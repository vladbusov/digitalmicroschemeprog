==> flow/design.v <==
`timescale 1ns / 1ps
module spi_master(rstb, clk, mlb, start, tdat, cdiv, din, ss, sck,
				dout, done, rdata);
input rstb, clk, mlb, start;
input [7:0] tdat;
input [1:0] cdiv;
input din;
output reg ss;
output reg sck;
output reg dout;
output reg done;
output reg [7:0] rdata;
parameter idle=2'b00;
parameter send=2'b10;
parameter finish=2'b11;
reg [1:0] cur,nxt;
reg [7:0] treg,rreg;
reg [3:0] nbit;
reg [4:0] mid, cnt;
reg shift,clr;
always @(start or cur or nbit or cdiv or rreg)
begin
	nxt=cur;
	clr=0;
	shift=0;
	ss=0;
	case (cur)
		idle:begin
			if (start == 1)
				begin
					case (cdiv)
						2'b00: mid=2;
						2'b01: mid=4;
						2'b10: mid=8;
						2'b11: mid=16;
					endcase
					shift=1;
					done=1'b0;
					nxt=send;
				end
		end
		send:begin
			ss=0;
			if(nbit!=8)
				begin shift=1; end
			else
				begin
					rdata=rreg;
					done=1'b1;
					nxt=finish;
				end
		end
		finish:begin
			shift=0;
			ss=1;
			clr=1;
			nxt=idle;
		end
		default: nxt=finish;
	endcase
end
always@(negedge clk or negedge rstb)
begin
	if (rstb==0)
		cur<=finish;
	else
		cur<=nxt;
end
always@(negedge clk or posedge clr)
begin
	if (clr==1)
		begin
			cnt=0;
			sck=1;
		end
	else
		begin
			if (shift==1)
				begin
					cnt=cnt+1;
					if (cnt==mid)
						begin
							sck=~sck;
							cnt=0;
						end
				end
		end
end	
always@(posedge sck or posedge clr)
begin
	if (clr==1)
		begin
			nbit=0;
			rreg=8'hFF;
		end
	else
		begin
			if(mlb==0)
				begin rreg={din,rreg[7:1]}; end
			else
				begin rreg={rreg[6:0],din}; end
			nbit=nbit+1;
		end
end
always@(negedge sck or posedge clr)
begin
	if(clr==1)
		begin
			treg=8'hFF;
			dout=1;
		end
	else
		begin
			if (nbit==0)
				begin 
					treg=tdat;
					dout=mlb ? treg[7] : treg[0];
				end
			else
				begin
					if(mlb==0)
						begin
							treg={1'b1,treg[7:1]};
							dout=treg[0];
						end
					else
						begin
							treg={treg[6:0],1'b1};
							dout=treg[7];
						end
				end
		end	
end
endmodule
module spi_slave(rstb, ten, tdata, mlb, ss, sck, sdin,
				sdout, done, rdata);
input rstb,ss,sck,sdin,ten,mlb;
input [7:0] tdata;
output sdout;
output reg done;
output reg [7:0] rdata;
reg [7:0] treg,rreg;
reg [3:0] nb;
wire sout;
assign sout=mlb ? treg[7] : treg[0];
assign sdout=( (!ss) && ten )?sout:1'bz;
always @(posedge sck or negedge rstb)
begin
	if (rstb==0)
		begin
			rreg = 8'h00;
			rdata = 8'h00;
			done = 0;
			nb = 0;
		end
	else if (!ss)
		begin
	if (mlb==0)
		begin rreg ={sdin,rreg[7:1]}; end
	else
		begin rreg ={rreg[6:0],sdin}; end
			nb=nb+1;
			if(nb!=8) done=0;
			else begin rdata=rreg; done=1; nb=0; end
		end
end
always @(negedge sck or negedge rstb)
begin
	if (rstb==0)
		begin treg = 8'hFF; end
	else
		begin
			if(!ss)
				begin
					if (nb==0)
						treg=tdata;
					else
						begin
							if(mlb==0)
								begin treg = {1'b1,treg[7:1]}; end
							else
								begin treg = {treg[6:0],1'b1}; end
						end
				end
		end
end 
endmodule
Step by step through the tools: spi_slave
The steps from the RTL of spi_slave to its reports follow in flow order.
Lines are those of the file above, counted from 1.
Operators: Yosys type, input widths -> output width; for muxes data width and select width s.
Cell names lack the library's common part.
The mark n/a stands for no value.

set-up
  top module = spi_slave
  clock port = sck
  cell library = sky130hd
  corner = tt_025C_1v80

Word level
Source: Yosys, flattened and elaborated, memories not mapped. Widths are those after wreduce. Registers that Yosys merges into a memory's read port (data or address) are not register bits. Print and check cells do not count. Equal cells are merged and count once.

storage and ports
  word-level cells = 20
  flip-flop bits (word level) = 29
  bits of input ports = 14

cells by class
  equality and inequality tests = 1
  mux-type cells = 7
  bitwise operators = 2
  reduce/logical cells = 4
  add/sub/neg operators = 1

operators with widths
  cell                 number
  $mux 8               3
  $add 4x1->4 const B  1
  $ne 4x4->1 const B   1
  $logic_not 4->1      1
  $mux 4               1
  $mux 1               3
  $not 1->1            2
  $reduce_and 2->1     1
  $logic_and 1x1->1    1
  $logic_not 1->1      1

Logic depth
Yosys ltp: most cells in a row. Word level: on the elaborated netlist, between registers, memories and ports. Mapped: between sequential cells and ports; inverters and the memories' decode and read muxes count.

depth
  word-level depth = 4
  ABC_AREA = 0
  depth in mapped cells = 6

Mapped cells and area
Source: synth_stat.txt of the flow (Yosys; design flattened, memories mapped). It holds for the ABC_AREA given above (unset counts as 0); a run with the other value may have another netlist.

synthesis totals
  chip area (Yosys) = 1432.6 sq um
  area of sequential cells = 735.7 sq um
  cells in the netlist = 120
  buffers = 6
  mapped flip-flops = 29

cell types
  type      number  total area (sq um)
  dfrtp_1   21      525.504
  mux2_2    26      292.781
  dfstp_2   8       210.202
  o31ai_1   8       60.058
  a211oi_1  6       45.043
  nor2b_1   7       43.792
  nand2_1   9       33.782
  nor2_1    9       33.782
  ha_1      2       25.024
  a211oi_4  1       20.019
  clkbuf_1  5       18.768
  inv_1     4       15.014
  nand2b_1  2       12.512
  nor3b_2   1       12.512
  a21bo_2   1       10.01
  o41ai_1   1       8.758
  or3b_2    1       8.758
  xnor2_1   1       8.758

Other cell types: 7; their cells: 7.

Subject: spi_slave on sky130hd, stored results

Hello all,

Design spi_slave on sky130hd. What follows are 2 stored runs of the flow, each under its own settings; their order means nothing. The constraints put input and output delay at 20% of the set period each and load the outputs with 0.01 pF.
Among the settings, -- means not set for that run.
A result given as -- is not shown for that run.

setting or result                               run 1   run 2
period_ns                                       2.98    3.77
CORE_UTILIZATION                                61      71
CAP_MARGIN                                      20      20
CORE_MARGIN                                     2       2
SLEW_MARGIN                                     20      20
SETUP_SLACK_MARGIN                              --      -0.09
PLACE_DENSITY                                   --      0.38
CTS_CLUSTER_SIZE                                --      32
CTS_CLUSTER_DIAMETER                            --      90
standard-cell area of the final layout (sq um)  1883.1  --
chip area in the Yosys report (sq um)           1432.6  --
final setup TNS (ps)                            -280    --
area of the die (sq um)                         2752.1  --
lowest hold slack (ps)                          489     --
worst slack on setup checks (ps)                -280    --

Run 2: did not finish, clock tree synthesis stopped with DPL-0033

Thanks
